==> flow/design.v <==
`timescale 1ns / 1ps
module complex_multiplier#(parameter INPUT_DATA_WIDTH = 16)
    (
        input  wire                                    i_clk,
        input  wire                                    i_rst,
        input  wire signed [INPUT_DATA_WIDTH-1:0]      i_real_h,
        input  wire signed [INPUT_DATA_WIDTH-1:0]      i_imag_h,
        input  wire signed [INPUT_DATA_WIDTH-1:0]      i_real_y,
        input  wire signed [INPUT_DATA_WIDTH-1:0]      i_imag_y,
        output reg  signed [INPUT_DATA_WIDTH*2:0]      o_real = 0,
        output reg  signed [INPUT_DATA_WIDTH*2:0]      o_imag = 0
    );
    reg signed [INPUT_DATA_WIDTH*2-1:0] ac = 0;
    reg signed [INPUT_DATA_WIDTH*2-1:0] ad = 0;
    reg signed [INPUT_DATA_WIDTH*2-1:0] cb = 0;
    reg signed [INPUT_DATA_WIDTH*2-1:0] bd = 0;
    always@(posedge i_clk) begin
        if(i_rst)begin
            o_real <= 0;
            o_imag <= 0;
            ac     <= 0;
            ad     <= 0;
            cb     <= 0;
            bd     <= 0;
        end         
        else begin
            ac <= i_real_h * i_real_y;
            ad <= i_real_h * i_imag_y;
            cb <= i_real_y * i_imag_h;
            bd <= i_imag_h * i_imag_y;
            o_real <= ac - bd;
            o_imag <= ad + cb;
        end
    end
endmodule
Tool chain data of complex_multiplier
What the tools print for complex_multiplier, step after step.
Line numbers count from 1 in the design file above.
Cell names lack the library's common part.
The mark -- stands for no value.
Design
  top: complex_multiplier
  clock: i_clk
  standard-cell library: sky130hd
  corner: tt_025C_1v80

After elaboration
Yosys after proc, flatten, opt, wreduce and memory -nomap, before mapping. Enables and synchronous resets that opt folds into registers are not counted as muxes. Memory bits, and registers merged into a memory's read port (data or address), are not among the register bits. Print and check cells are not counted. Equal cells are merged and count once.
Storage and ports
  register bits: 194
Cells by class
  $add $sub $neg: 2
  multiply operators: 4
Operator list (number)
  16-bit by 16-bit multiplier with 32-bit output: 4
  32-bit by 32-bit adder with 33-bit output: 1
  32-bit by 32-bit subtractor with 33-bit output: 1

Depth
Yosys ltp: most cells in a row. Word level: on the elaborated netlist, between registers, memories and ports. Mapped: between sequential cells and ports; inverters and the memories' decode and read muxes count.
Logic depth
  depth after elaboration: 1
  ABC_AREA: 1
  gate-level depth with buffers: 27
  depth with buffers taken out: 26

After synthesis
Yosys stat after the flow's synthesis: flattened, memories mapped to cells. It holds for the ABC_AREA given above (unset counts as 0); a run with the other value may have another netlist.
Mapped netlist
  cell count: 7276
  synthesis area: 0.0523515 sq mm
  sequential part of the area: 0.0038837 sq mm
  flip-flop cells: 194
  buffers: 213
Cells by type
  fa_1: number 1050, total area 2.1E+04 sq um
  inv_1: number 2152, total area 8.08E+03 sq um
  nand2_1: number 2097, total area 7.87E+03 sq um
  ha_1: number 392, total area 4.9E+03 sq um
  dfxtp_1: number 194, total area 3.88E+03 sq um
  nor2_1: number 463, total area 1.74E+03 sq um
  a21oi_1: number 237, total area 1.19E+03 sq um
  clkbuf_1: number 206, total area 773.242 sq um
  nand3_1: number 149, total area 745.715 sq um
  o21ai_0: number 66, total area 330.317 sq um
  o21a_1: number 42, total area 315.302 sq um
  o21bai_1: number 38, total area 285.274 sq um
  nor3_1: number 39, total area 195.187 sq um
  and2_1: number 27, total area 168.912 sq um
  nand4_1: number 26, total area 162.656 sq um
  nand3b_1: number 17, total area 127.622 sq um
  nand2_2: number 15, total area 93.84 sq um
  nor3_2: number 7, total area 70.067 sq um
Not listed: further types 18, cells in them 59.

Timing after synthesis
OpenSTA on the mapped netlist: ideal clock, no wires. The path of least setup slack (recovery checks aside). Input and output delay are each 20% of the period. Register names are those of the netlist, which keeps one name where synthesis merged equal registers.
Timing path post-synthesis
  kind: in2reg
  from: input i_real_y[15]
  to: register cb[31]
  period: 8590 ps
  input delay: 1718 ps
  launch time at the first pin: 1718 ps
  arrival time: 6868 ps
  required time: 8477 ps
  setup slack: 1609 ps
  delay of the path: 5263 ps
  driving pins on the path: 23
  period reached after synthesis: 6981 ps
"delay of the path" = arrival - input delay + setup time.
"driving pins on the path" counts driving pins, that of a launching flip-flop among them; a cell with two outputs on the path counts twice.
"period reached after synthesis" is the clock period less the worst setup slack; recovery checks do not enter. This is arithmetic on one report: input and output delays are still those of the set period (20% each).
Between the ends stands the longest chain of elaborated cells between them, by number of cells; it is not shown to be the way that was timed. Of several equally long chains one is given.
Each line given opens the expression or statement behind the cell; cells for indexed reads and writes are added by Yosys, which also makes memories of some case tables.
On the way, post-synthesis
  cell sequence: clkbuf_1 > clkbuf_1 > nand2_1 > inv_1 > fa_1 > fa_1 > fa_1 > fa_1 > fa_1 > inv_1 > fa_1 > inv_1 > ha_1 > nand2_1 > nor2_1 > inv_1 > nor2_2 > and2_1 > nand2_1 > nand2_1 > nand2_1 > nand2_1 > nor2_1
  cells in the longest elaborated chain: 1
  elaborated cells on any way between the ends: 1
  RTL lines with such cells: 1
  those cells by class: 1 x mul
RTL lines, path post-synthesis
  start: declaration: line 8  | input  wire signed [INPUT_DATA_WIDTH-1:0]      i_real_y,
  16-bit by 16-bit multiplier with 32-bit output: line 29  | cb <= i_real_y * i_imag_h;
  end: assignment: line 23  | cb     <= 0;
  end: assignment: line 29
  end: declaration: line 15  | reg signed [INPUT_DATA_WIDTH*2-1:0] cb = 0;

Timing after layout
From the final timing report of job 1: the path of least setup slack in the routed layout; clock arrival at registers is part of the times.
The path's times are printed in steps of 10 ps; the period is the one set.
Timing path after layout
  kind: in2reg
  from: input i_imag_h[15]
  to: register cb[28]
  period: 14000 ps
  input delay: 2800 ps
  launch time at the first pin: 2800 ps
  arrival time: 9630 ps
  required time: 14390 ps
  setup slack: 4760 ps
  driving pins on the path: 20
Between the ends stands the longest chain of elaborated cells between them, by number of cells; it is not shown to be the way that was timed. Of several equally long chains one is given.
On the way, after layout
  cell sequence: clkdlybuf4s50_1 > inv_1 > or2_2 > fa_1 > inv_1 > fa_1 > inv_1 > fa_1 > inv_1 > fa_1 > fa_1 > fa_1 > ha_1 > nand2_1 > nor3_1 > and2_1 > nand2_1 > nand4_1 > nand2_1 > nor2_1
  cells in the longest elaborated chain: 1
  elaborated cells on any way between the ends: 1
  RTL lines with such cells: 1
  those cells by class: 1 x mul
RTL lines, path after layout
  start: declaration: line 7  | input  wire signed [INPUT_DATA_WIDTH-1:0]      i_imag_h,
  16-bit by 16-bit multiplier with 32-bit output: line 29  | cb <= i_real_y * i_imag_h;
  end: assignment: line 23  | cb     <= 0;
  end: assignment: line 29
  end: declaration: line 15  | reg signed [INPUT_DATA_WIDTH*2-1:0] cb = 0;

--- measured runs ---
Measured data: module complex_multiplier, platform sky130hd, 2 stored runs of the flow under differing settings, order arbitrary. Input and output delays are each 20% of the period that was set; the output load is 0.01 pF.
"time used up by the worst setup path" means the part of the period allowed to the worst setup path (the constraints hold back 20% at inputs and 20% at outputs) less its slack; where the path has registers, the arrival times of their clocks count too.
"time used up by the worst setup path" is given in steps of 10 ps.

==> job 1: settings <==
{ "period_ns": 14.0, "CORE_UTILIZATION": 50, "PLACE_DENSITY_LB_ADDON": 0.18, "CORE_ASPECT_RATIO": 0.52, "CELL_PAD_IN_SITES_DETAIL_PLACEMENT": 1, "ABC_AREA": 1, "GPL_ROUTABILITY_DRIVEN": 1, "CAP_MARGIN": 20, "CORE_MARGIN": 2, "SLEW_MARGIN": 20 }
==> job 1: results <==
setup slack of the worst path: 4765 ps
summed negative setup slack: 0 ps
die outline area: 0.107446 sq mm
standard-cell area after routing: 0.0556296 sq mm
Yosys chip area after synthesis: 0.0523515 sq mm
time used up by the worst setup path: 6440 ps
worst setup path type: in2reg

==> job 2: settings <==
{ "period_ns": 6.53, "CORE_UTILIZATION": 62, "SETUP_SLACK_MARGIN": 0.79, "PLACE_DENSITY": 0.56, "ABC_AREA": 1, "GPL_TIMING_DRIVEN": 0, "GPL_ROUTABILITY_DRIVEN": 1, "CTS_CLUSTER_SIZE": 40, "CTS_CLUSTER_DIAMETER": 209, "CAP_MARGIN": 5, "SLEW_MARGIN": 0, "MIN_ROUTING_LAYER": "met1", "CORE_MARGIN": 2 }
==> job 2: results <==
setup slack of the worst path: -46 ps
summed negative setup slack: -138 ps
die outline area: 0.0867774 sq mm
standard-cell area after routing: 0.063113 sq mm
Yosys chip area after synthesis: 0.0523515 sq mm
time used up by the worst setup path: 5270 ps
worst setup path type: in2reg
--- end ---
